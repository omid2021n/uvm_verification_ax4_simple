==> flow/design.v <==
module axi_slave (
    input wire        ACLK,
    input wire        ARESETn,
    input wire [31:0] AWADDR,
    input wire        AWVALID,
    output wire       AWREADY,
    input wire [31:0] WDATA,
    input wire        WVALID,
    output wire       WREADY,
    output wire       BVALID,
    input wire        BREADY,
    input wire [31:0] ARADDR,
    input wire        ARVALID,
    output wire       ARREADY,
    output wire [31:0] RDATA,
    output wire       RVALID,
    input wire        RREADY
);
    reg [31:0] mem [0:127];
    reg awready_reg = 0;
    always @(posedge ACLK or negedge ARESETn) begin
        if (!ARESETn)
            awready_reg <= 0;
        else if (AWVALID && !awready_reg)
            awready_reg <= 1;
        else
            awready_reg <= 0;
    end
    assign AWREADY = awready_reg;
    reg wready_reg = 0;
    always @(posedge ACLK or negedge ARESETn) begin
        if (!ARESETn)
            wready_reg <= 0;
        else if (WVALID && !wready_reg)
            wready_reg <= 1;
        else
            wready_reg <= 0;
    end
    assign WREADY = wready_reg;
    reg bvalid_reg = 0;
    always @(posedge ACLK or negedge ARESETn) begin
        if (!ARESETn)
            bvalid_reg <= 0;
        else if (awready_reg && AWVALID && wready_reg && WVALID)
            bvalid_reg <= 1;
        else if (BREADY && bvalid_reg)
            bvalid_reg <= 0;
    end
    assign BVALID = bvalid_reg;
    always @(posedge ACLK) begin
        if (awready_reg && AWVALID && wready_reg && WVALID) begin
            if (AWADDR[8:2] < 128) begin
                mem[AWADDR[8:2]] <= WDATA;
            end
        end
    end
    reg arready_reg = 0;
    always @(posedge ACLK or negedge ARESETn) begin
        if (!ARESETn)
            arready_reg <= 0;
        else if (ARVALID && !arready_reg)
            arready_reg <= 1;
        else
            arready_reg <= 0;
    end
    assign ARREADY = arready_reg;
    reg rvalid_reg = 0;
    always @(posedge ACLK or negedge ARESETn) begin
        if (!ARESETn)
            rvalid_reg <= 0;
        else if (arready_reg && ARVALID)
            rvalid_reg <= 1;
        else if (RREADY && rvalid_reg)
            rvalid_reg <= 0;
    end
    assign RVALID = rvalid_reg;
    reg [31:0] rdata_reg;
    always @(posedge ACLK) begin
        if (arready_reg && ARVALID) begin
            if (ARADDR[8:2] < 128)
                rdata_reg <= mem[ARADDR[8:2]];
            else
                rdata_reg <= 32'hDEAD_BEEF;  
        end
    end
    assign RDATA = rdata_reg;
endmodule
interface axi_i();
  logic         ACLK;
  logic         ARESETn;
  logic [31:0]  AWADDR;
  logic         AWVALID;
  logic         AWREADY;
  logic [31:0]  WDATA;
  logic         WVALID;
  logic         WREADY;
  logic         BVALID;
  logic         BREADY;
  logic [31:0]  ARADDR;
  logic         ARVALID;
  logic         ARREADY;
  logic [31:0]  RDATA;
  logic         RVALID;
  logic         RREADY;
endinterface
From RTL to reports: axi_slave
Tool output for the design above, in the order of the flow.
Line numbers count from 1 in the design file above.
Library cell names are shortened.
{ "design": {"top_module": "axi_slave", "clock": "ACLK", "cell_library": "sky130hd", "pvt_corner": "tt_025C_1v80"} }

Word-level counts
Yosys after proc, flatten, opt, wreduce and memory -nomap, before mapping. Memory bits, and registers merged into a memory's read port (data or address), are not among the register bits. Print and check cells are not counted. Equal cells are merged and count once.
Memory sizes are those after Yosys's memory passes, which may raise the word count (mostly to a power of two), join words into wider ones and drop unused or constant bits.
{ "classes": {"add_sub_neg": 0, "n_mul": 0, "div": 0, "n_cmp": 2, "n_eq": 0, "shifts": 0, "muxes": 13, "bitwise": 0, "reduce_and_logical": 15} }
{ "ops": {"columns": ["operator", "count"], "rows": [
  ["2-to-1 mux 32 bit", 2],
  ["< comparator 7 x 8 -> 1 bit (second input constant)", 2],
  ["2-to-1 mux 7 bit", 2],
  ["logical AND 1 bit", 9],
  ["2-to-1 mux 1 bit", 9],
  ["zero test 1 bit", 4],
  ["nonzero test 2 bit", 2]
]} }
{ "word_totals": {"regBits": 5, "latchBits": 0, "ramBits": 4096, "rom_bits": 0, "clocked_rd_ports_x_width": 32, "mem_count": 1, "out_inout_bits": 37} }
{ "memory_table": {"columns": ["name", "words", "width", "read_ports", "write_ports", "line", "text"], "rows": [
  ["mem", 128, 32, 1, 1, 19, "reg [31:0] mem [0:127];"]
]} }

Logic depth
Yosys ltp: most cells in a row. Word level: on the elaborated netlist, between registers, memories and ports. Mapped: between sequential cells and ports; inverters and the memories' decode and read muxes count.
{ "logic_depth": {"word_depth": 4, "ABC_AREA": 0, "ltp_mapped": 8} }

Netlist
Source: synth_stat.txt of the flow (Yosys; design flattened, memories mapped). It holds for the ABC_AREA given above (unset counts as 0); a run with the other value may have another netlist.
{ "by_type": {"columns": ["cell_type", "count", "type_area_um2"], "rows": [
  ["edfxtp_1", 4128, 1.24E+05],
  ["mux4_2", 1344, 3.03E+04],
  ["clkbuf_1", 191, 716.938],
  ["nor2_1", 129, 484.214],
  ["buf_2", 83, 415.398],
  ["mux2_2", 32, 360.346],
  ["buf_1", 37, 138.883],
  ["dfrtp_1", 5, 125.12],
  ["nand2_1", 12, 45.043],
  ["nor2b_1", 7, 43.792],
  ["nand3_1", 8, 40.038],
  ["nand3b_1", 4, 30.029],
  ["nand4b_1", 3, 26.275],
  ["buf_4", 3, 22.522],
  ["buf_6", 2, 22.522],
  ["or3b_2", 2, 17.517],
  ["a21o_1", 2, 15.014],
  ["nor3b_1", 2, 15.014]
]} }
Not listed: further types 5, cells in them 9.
{ "synth_totals": {"cell_count": 6003, "yosys_area_um2": 156800.4, "sequential_area_um2": 124084.0, "ffs": 4133, "buf_cells": 316} }

Path before layout
Source: OpenSTA report_checks on the synthesized netlist (no wires, ideal clock, input and output delay 20% of the period each), path of least setup slack; recovery checks are left aside. Register names are those of the netlist, which keeps one name where synthesis merged equal registers.
{ "synth_timing": {"path_type": "input to register", "startpoint": "input WVALID", "endpoint": "memory mem[80][0]", "period_ns": 6.61, "input_delay_ns": 1.322, "setup_ns": 0.502, "launch_ns": 1.322, "arrival_time_ns": 5.167, "slack_ns": 0.941, "delay_ns": 4.347, "stages": 5, "period_less_setup_slack_ns": 5.669} }
"delay_ns" is the arrival time less input delay plus setup time.
"stages" counts driving pins, that of a launching flip-flop among them; a cell with two outputs on the path counts twice.
"period_less_setup_slack_ns" = period - worst setup slack (recovery checks aside). The figure is calculated, with input and output delays left at 20% of the set period.
The rows between start and end are the longest chain of elaborated cells between them; the timing report does not say that the signal goes this way. Where chains are equally long, one stands for them.
A line is the first line of the expression or statement that the cell stems from. Yosys adds cells for indexed reads and writes and turns some case tables into memories.
Only ways into the end's enable, where the timed path ends, are counted here.
{ "synth_between": {"path_cell_list": "and4_1 -> clkbuf_1 -> and2_1 -> nand2_1 -> nor4_1", "elab_chain_cells": 2, "cone_cells": 3, "cone_classes": "mux (2); reduce/logical (1)"} }
{ "synth_lines": {"columns": ["element", "line", "text"], "rows": [
  ["from (decl)", 8, "input wire        WVALID,"],
  ["logical AND 1 bit", 51, "if (awready_reg && AWVALID && wready_reg && WVALID) begin"],
  ["2-to-1 mux 7 bit", 51, null],
  ["to (decl)", 19, "reg [31:0] mem [0:127];"]
]} }

Path in the finished layout
Path of least setup slack in the final report of flow run 1 (OpenROAD, finished layout, wires in). Where an end is a register, its clock arrival counts in the times.
{ "layout_timing": {"path_type": "input to register", "startpoint": "input ARADDR[2]", "endpoint": "register rdata_reg[24]", "period_ns": 5.42, "input_delay_ns": 1.08, "setup_ns": 0.25, "launch_ns": 1.08, "arrival_time_ns": 4.40, "slack_ns": 1.73, "stages": 7} }
The rows between start and end are the longest chain of elaborated cells between them; the timing report does not say that the signal goes this way. Where chains are equally long, one stands for them.
{ "layout_between": {"path_cell_list": "buf_16 -> buf_12 -> buf_4 -> mux4_2 -> mux4_2 -> mux4_2 -> mux2_2", "elab_chain_cells": 2, "cone_cells": 2, "cone_classes": "compare (1); reduce/logical (1)"} }
{ "layout_lines": {"columns": ["element", "line", "text"], "rows": [
  ["from (decl)", 12, "input wire [31:0] ARADDR,"],
  ["< comparator 7 x 8 -> 1 bit", 80, "if (ARADDR[8:2] < 128)"],
  ["zero test 1 bit", null, null],
  ["to (decl)", 77, "reg [31:0] rdata_reg;"]
]} }

Flow measurements of axi_slave on sky130hd: 2 stored runs with different settings, listed in no order. Input and output delays are each 20% of the period that was set; the output load is 0.01 pF.
By "clock_period_reached_ns" is meant the clock period of the run minus its worst setup slack. This is arithmetic on one report: input and output delays are still those of the set period (20% each).
By "critical_path_time_ns" is meant the share of the clock period that the worst setup path is allowed (20% is reserved at inputs, 20% at outputs), minus its slack. Clock arrival times at its registers enter into it.
"power_total_uw": no workload was simulated; the value follows from the tool's default switching activity.
[
  {
    "run": "flow run 1",
    "settings": { "period_ns": 5.42, "CORE_UTILIZATION": 48, "PLACE_DENSITY_LB_ADDON": 0.16, "CORE_MARGIN": 10, "CELL_PAD_IN_SITES_GLOBAL_PLACEMENT": 3, "CELL_PAD_IN_SITES_DETAIL_PLACEMENT": 0, "GPL_TIMING_DRIVEN": 1, "GPL_ROUTABILITY_DRIVEN": 1, "CTS_CLUSTER_SIZE": 44, "CAP_MARGIN": 30, "SLEW_MARGIN": 35 },
    "results": { "cell_area_final_um2": 179737.0, "timing.setup.tns_ns": 0.000, "clock_period_reached_ns": 3.690, "finish.utilization_frac": 0.553, "power_total_uw": 66503, "setup_ws_ns": 1.730, "yosys.chip_area_um2": 156800.4, "critical_path_time_ns": 2.61, "timing.worst_path_kind": "input to register", "total_die_area_um2": 349931.0 }
  },
  {
    "run": "flow run 2",
    "settings": { "period_ns": 4.99, "CAP_MARGIN": 20, "CORE_MARGIN": 2, "CORE_UTILIZATION": 40, "SLEW_MARGIN": 20 },
    "results": { "cell_area_final_um2": 181215.0, "timing.setup.tns_ns": 0.000, "clock_period_reached_ns": 3.461, "finish.utilization_frac": 0.465, "power_total_uw": 71597, "setup_ws_ns": 1.529, "yosys.chip_area_um2": 156800.4, "critical_path_time_ns": 2.46, "timing.worst_path_kind": "input to register", "total_die_area_um2": 397026.0 }
  }
]
